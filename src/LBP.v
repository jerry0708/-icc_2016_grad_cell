==> flow/design.v <==
`timescale 1ns/10ps
module LBP ( clk, reset, gray_addr, gray_req, gray_ready, gray_data, lbp_addr, lbp_valid, lbp_data, finish);
input   clk;
input   reset;
output  [13:0]gray_addr;
output  gray_req;
input   gray_ready;
input   [7:0]gray_data;
output  [13:0]lbp_addr;
output  lbp_valid;
output  [7:0]lbp_data;
output  finish;
localparam
	PRESET_ADDR = 0,
	READ_DATA   = 1,
	ARITHMATIC  = 2,
	STORE		= 3;
reg [13:0]gray_addr;
reg gray_req;
reg [13:0]lbp_addr;
reg lbp_valid;
reg [7:0]lbp_data;
reg [1:0]cur_state;
reg [1:0]next_state;
integer i;
reg [7:0]kernel[0:8];
reg [3:0]cnt;
reg [13:0]addr;
wire FIR_SHIFT;
wire [7:0]kernel_sum;
assign FIR_SHIFT = (addr[6:0] == 14'd1) ? 0 : 1;
assign finish 	 = (addr[6:0] == 1) && (addr>>7==127) ? 1 : 0;
assign kernel_sum = ((kernel[0] >= kernel[4]) ? 1  : 0)+
					((kernel[1] >= kernel[4]) ? 2  : 0)+
					((kernel[2] >= kernel[4]) ? 4  : 0)+
					((kernel[3] >= kernel[4]) ? 8  : 0)+
					((kernel[5] >= kernel[4]) ? 16 : 0)+
					((kernel[6] >= kernel[4]) ? 32 : 0)+
					((kernel[7] >= kernel[4]) ? 64 : 0)+
					((kernel[8] >= kernel[4]) ? 128: 0);
always@(posedge clk) begin
	if(reset)	cur_state <= 2'd0;
	else		cur_state <= next_state;
end
always@* begin
	case(cur_state)
		PRESET_ADDR:
		begin
			if(gray_ready) 	next_state = 1;
			else 		  	next_state = 0;
		end
		READ_DATA:
		begin
			if(!FIR_SHIFT && cnt==8)		next_state = 2;
			else if(FIR_SHIFT && cnt==2)	next_state = 2;
			else 							next_state = 1;
		end
		ARITHMATIC: 	next_state = 3;
		STORE:
		begin
			if(!finish)	next_state = 0;
			else 		next_state = 3;
		end
	endcase
end
always@(posedge clk) begin
	if(reset) begin
		cnt  <= 4'd0;
		gray_addr <= 14'd0;
	end
	else begin
		case(cur_state)
			PRESET_ADDR:
			begin
				if(gray_ready && FIR_SHIFT)	 
					gray_addr <= addr - 127;
				else						 
					gray_addr <= addr - 129;
			end
			READ_DATA:
			begin
				if(FIR_SHIFT) begin
					cnt <= cnt + 1'b1;
					case(cnt)
						0:	gray_addr <= addr + 1;
						1:	gray_addr <= addr + 129;
						2:	gray_addr <= 0;
						default:  gray_addr <= 0;
					endcase
				end
				else begin
					cnt <= cnt + 1'b1;
					case(cnt)
						0:	gray_addr <= addr - 128;
						1:	gray_addr <= addr - 127;
						2:	gray_addr <= addr - 1;
						3:	gray_addr <= addr;
						4:	gray_addr <= addr + 1;
						5:	gray_addr <= addr + 127;
						6:	gray_addr <= addr + 128;
						7:	gray_addr <= addr + 129;
						8:  gray_addr <= 0;
						default:  gray_addr <= 0;
					endcase
				end
			end
			ARITHMATIC:
			begin
				cnt <= 0;
			end
		endcase
	end
end
always@(posedge clk) begin
	if(reset) 	addr <= 14'd129;
	else begin
		if(cur_state==STORE) begin
			if(addr[6:0]==126)	addr <= addr + 3;
			else 				addr <= addr + 1;
		end
	end
end
always@(posedge clk) begin
	if(reset) 	gray_req <= 1'b0;
	else begin
		if(cur_state==0 || cur_state==1)	gray_req <= 1'b1;
		else 								gray_req <= 1'b0;
	end
end
always@(posedge clk) begin
	if(reset) begin
		lbp_addr	<= 14'd0;
		lbp_valid	<= 1'b0;
		lbp_data	<= 8'd0;
	end
	else begin
		if(cur_state==3) begin
			lbp_addr	<= addr;
			lbp_valid	<= 1;
			lbp_data	<= kernel_sum;
		end
		else	lbp_valid <= 0;
	end
end
always@(posedge clk) begin
	if(reset) begin
		for(i = 0; i < 9; i = i + 1'b1)	kernel[i] <= 8'd0;
	end
	else begin
		case(cur_state)
			0:
			begin
				if(FIR_SHIFT) begin
					kernel[0] <= kernel[1];
					kernel[3] <= kernel[4];
					kernel[6] <= kernel[7];
					kernel[1] <= kernel[2];
					kernel[4] <= kernel[5];
					kernel[7] <= kernel[8];
				end
			end
			1:
			begin
				if(FIR_SHIFT) begin
					case(cnt)
						0: kernel[2] <= gray_data;
						1: kernel[5] <= gray_data;
						2: kernel[8] <= gray_data;
						default: kernel[2] <= 0;
					endcase
				end
				else 	kernel[cnt] <= gray_data;
			end
		endcase
	end
end
endmodule
### Reports on LBP

Tool output for the design above, in the order of the flow.
Line numbers count from 1 in the design file above.
Cell names lack the library's common part.
The mark n/a stands for no value.

| design | value |
|---|---|
| design top | LBP |
| clock port | clk |
| cell library | sky130hd |
| corner | tt_025C_1v80 |

### Elaborated design

Yosys after proc, flatten, opt, wreduce and memory -nomap, before mapping. Memory bits, and registers merged into a memory's read port (data or address), are not among the register bits. Print and check cells are not counted. Equal cells are merged and count once.
Yosys's memory passes give these memory sizes; they may raise the number of words (mostly to a power of two), join words into wider ones and drop unused or constant bits.

| storage and ports | value |
|---|---|
| bits in registers | 58 |
| memory bits (writable) | 128 |
| memories kept | 1 |
| bits of input ports | 11 |
| output and inout port bits | 39 |
| cells after elaboration | 145 |

| cells by class | value |
|---|---|
| add/subtract/negate cells | 17 |
| magnitude comparators | 8 |
| eq/ne operators | 14 |
| multiplexer cells | 85 |
| reductions and logical operators | 12 |

Memories:

| name | depth | width | RTL line | text |
|---|---|---|---|---|
| kernel | 16 | 8 | 26 | `reg [7:0]kernel[0:8];` |

Operator list:

| cell | count |
|---|---|
| 8-bit two-way mux | 34 |
| 128-bit OR reduction | 1 |
| 128-bit two-way mux | 1 |
| 14-bit case mux with 8-bit select | 1 |
| 8-bit >= comparator | 8 |
| 14-bit case mux with 2-bit select | 2 |
| 14-bit two-way mux | 3 |
| 1-bit two-way mux | 29 |
| 14-bit by 8-bit adder with 14-bit output with constant B | 2 |
| 14-bit by 8-bit subtractor with 14-bit output with constant B | 2 |
| 4-bit by 3-bit == test with 1-bit output with constant B | 4 |
| 4-bit two-way mux | 4 |
| 14-bit by 1-bit adder with 14-bit output with constant B | 1 |
| 14-bit by 1-bit subtractor with 14-bit output with constant B | 1 |
| 14-bit by 2-bit adder with 14-bit output with constant B | 1 |
| 14-bit by 7-bit adder with 14-bit output with constant B | 1 |
| 14-bit by 7-bit subtractor with 14-bit output with constant B | 1 |
| 7-bit == test with constant B | 2 |
| 6-bit two-way mux | 2 |
| 4-bit by 2-bit == test with 1-bit output with constant B | 2 |
| 7-bit by 7-bit adder with 8-bit output | 1 |
| 8-bit adder | 1 |
| 4-bit case mux with 2-bit select | 1 |
| 2-bit case mux with 4-bit select | 1 |
| 2-bit two-way mux | 4 |
| 6-bit by 6-bit adder with 7-bit output | 1 |
| 7-bit by 1-bit == test with 1-bit output with constant B | 1 |
| 7-bit two-way mux | 1 |

Not listed: further kinds 18, cells in them 23.

### Depth

Yosys ltp: most cells in a row. Word level: on the elaborated netlist, between registers, memories and ports. Mapped: between sequential cells and ports; inverters and the memories' decode and read muxes count.

| depth | value |
|---|---|
| word-level depth | 9 |
| ABC_AREA | 0 |
| mapped depth | 12 |
| depth with buffers taken out | 12 |

### Netlist

The flow's flattened synthesis, as Yosys stat reports it; memories are mapped. The netlist is that of the ABC_AREA named above (0 if unset); the other value can give another one.
The area totals of this step are shown rounded.

| mapped netlist | value |
|---|---|
| standard cells after synthesis | 967 |
| mapped area | 9010 µm² |
| flip-flop cells | 132 |
| buffers | 71 |

Cell types:

| type | count |
|---|---|
| edfxtp_1 | 72 |
| dfxtp_1 | 60 |
| ha_1 | 84 |
| a22o_1 | 51 |
| nor2_1 | 88 |
| o21ai_0 | 61 |
| xnor2_1 | 30 |
| mux2i_1 | 21 |
| a211oi_1 | 27 |
| nand2_1 | 53 |
| a21o_1 | 24 |
| a21oi_1 | 34 |
| nor2b_1 | 26 |
| clkbuf_1 | 42 |
| inv_1 | 38 |
| nor3_1 | 28 |
| o211ai_1 | 17 |
| xor2_1 | 14 |

Not listed: further types 59, cells in them 197.

### Worst setup path after synthesis

Path of least setup slack by OpenSTA after synthesis, without wires, with an ideal clock, recovery checks aside; 20% of the period is set as input and as output delay. Where synthesis merged equal registers, the netlist keeps one of their names.

| path post-synthesis | value |
|---|---|
| path type | register to register |
| start point | register cnt[2] |
| end point | register gray_addr[12] |
| clock period | 3.79 ns |
| setup time | 0.136 ns |
| time at the first pin | 0.000 ns |
| arrival | 2.688 ns |
| data required time | 3.654 ns |
| path slack | 0.966 ns |
| delay of the path | 2.824 ns |
| stages | 12 |
| buffers on the path | 1 |
| period reached after synthesis | 2.824 ns |

"delay of the path" is the arrival time less input delay plus setup time.
"stages": output pins that drive a net of the path, with the launching flip-flop's if there is one; two outputs of one cell count as two.
"period reached after synthesis" is the clock period less the worst setup slack; recovery checks do not enter. This is arithmetic on one report: input and output delays are still those of the set period (20% each).
The rows between start and end are the longest chain of elaborated cells between them; the timing report does not say that the signal goes this way. Where chains are equally long, one stands for them.
A line is the first line of the expression or statement that the cell stems from. Yosys adds cells for indexed reads and writes and turns some case tables into memories.
A register here has more assigning lines than the two given.

| between the ends, post-synthesis | value |
|---|---|
| path through | dfxtp_1 > buf_2 > nor2b_1 > nand2_1 > ha_1 > and2_1 > a311o_1 > a21oi_1 > xor2_1 > nor2_1 > a2111oi_0 > a211oi_1 |
| cells in the longest elaborated chain | 4 |
| elaborated cells on any way between the ends | 12 |
| those cells by class | 7 x eq/ne; 4 x mux; 1 x reduce/logical |

Ends and longest elaborated chain, post-synthesis:

| what | RTL line | text |
|---|---|---|
| start, declared | 27 | `reg [3:0]cnt;` |
| start, assigned | 83 | `cnt <= cnt + 1'b1;` |
| start, assigned | 92 | `cnt <= cnt + 1'b1;` |
| 4-bit by 3-bit == test with 1-bit output | 93 | `case(cnt)` |
| 14-bit case mux with 8-bit select | 93 |  |
| 14-bit two-way mux | 82 | `if(FIR_SHIFT) begin` |
| 14-bit case mux with 2-bit select | 72 | `case(cur_state)` |
| end, assigned | 76 | `gray_addr <= addr - 127;` |
| end, assigned | 78 | `gray_addr <= addr - 129;` |
| end, declared | 5 | `output  [13:0]gray_addr;` |

### Path in the finished layout

Path of least setup slack in the final report of flow run A (OpenROAD, finished layout, wires in). Where an end is a register, its clock arrival counts in the times.

| path after layout | value |
|---|---|
| path type | register to output |
| start point | register addr[0] |
| end point | output finish |
| clock period | 4.07 ns |
| external output delay | 0.81 ns |
| time at the first pin | 0.44 ns |
| arrival | 2.82 ns |
| data required time | 3.26 ns |
| path slack | 0.44 ns |
| stages | 6 |
| buffers on the path | 1 |

The rows between start and end are the longest chain of elaborated cells between them; the timing report does not say that the signal goes this way. Where chains are equally long, one stands for them.
A register here has more assigning lines than the two given.

| between the ends, after layout | value |
|---|---|
| path through | dfxtp_1 > ha_1 > nor2b_1 > nand2_1 > nor3_1 > clkdlybuf4s50_1 |
| cells in the longest elaborated chain | 3 |
| elaborated cells on any way between the ends | 3 |
| those cells by class | 1 x eq/ne; 1 x mux; 1 x reduce/logical |

Ends and longest elaborated chain, after layout:

| what | RTL line | text |
|---|---|---|
| start, declared | 28 | `reg [13:0]addr;` |
| start, assigned | 118 | `if(addr[6:0]==126) addr <= addr + 3;` |
| start, assigned | 119 | `else addr <= addr + 1;` |
| 7-bit by 1-bit == test with 1-bit output | 32 | `assign finish = (addr[6:0] == 1) && (addr>>7==127) ? 1 : 0;` |
| 1-bit logical AND | 32 |  |
| 1-bit two-way mux | 32 |  |
| end, declared | 12 | `output  finish;` |

Wiki page: LBP / flow data

2 stored runs of LBP in the flow (synthesis by Yosys, layout by OpenROAD, sky130hd cells), in arbitrary order. Constraints: input delay and output delay 20% of the set period each, output load 0.01 pF.
"period reached" = clock period - worst setup slack. The figure is calculated, with input and output delays left at 20% of the set period.
"critical path time": the worst setup path's part of the clock period (all of it between registers, 20% less for each end at a port) less its slack. A launch clock that arrives late makes it longer, a capture clock that arrives late makes it shorter.
By "total design power" is meant OpenSTA's value without simulated activity: inputs other than the clock are taken to toggle once in ten clock periods, and the tool carries that through the logic.
Results are given in rounded form.
Settings: . = not set for that run.

| item | flow run A | flow run B |
|---|---|---|
| period_ns | 4.07 | 4.57 |
| CORE_UTILIZATION | 33 | 60 |
| PLACE_DENSITY_LB_ADDON | 0.18 | . |
| CORE_ASPECT_RATIO | 1.49 | . |
| CELL_PAD_IN_SITES_GLOBAL_PLACEMENT | 0 | . |
| CELL_PAD_IN_SITES_DETAIL_PLACEMENT | 2 | . |
| GPL_ROUTABILITY_DRIVEN | 1 | 1 |
| CTS_CLUSTER_SIZE | 85 | . |
| SLEW_MARGIN | 5 | 20 |
| CAP_MARGIN | 20 | 30 |
| CORE_MARGIN | 2 | 2 |
| SETUP_SLACK_MARGIN | . | 1.28 |
| TNS_END_PERCENT | . | 65 |
| GPL_TIMING_DRIVEN | . | 1 |
| MIN_ROUTING_LAYER | . | met1 |
| MAX_ROUTING_LAYER | . | met4 |
| standard-cell area of the final layout (µm²) | 10400 | 10300 |
| utilization in the final report (%) | 38.9 | 70.5 |
| worst hold slack (ns) | 0.484 | 0.475 |
| total design power (mW) | 3.87 | 3.56 |
| area of the synthesized netlist (µm²) | 9010 | 9010 |
| post-route setup TNS (ns) | 0.000 | 0.000 |
| die size (µm²) | 28700 | 16000 |
| critical path time (ns) | 2.82 | 2.27 |
| critical path type | register to output | register to output |
| period reached (ns) | 3.633 | 3.182 |
| worst slack on setup checks (ns) | 0.437 | 1.39 |
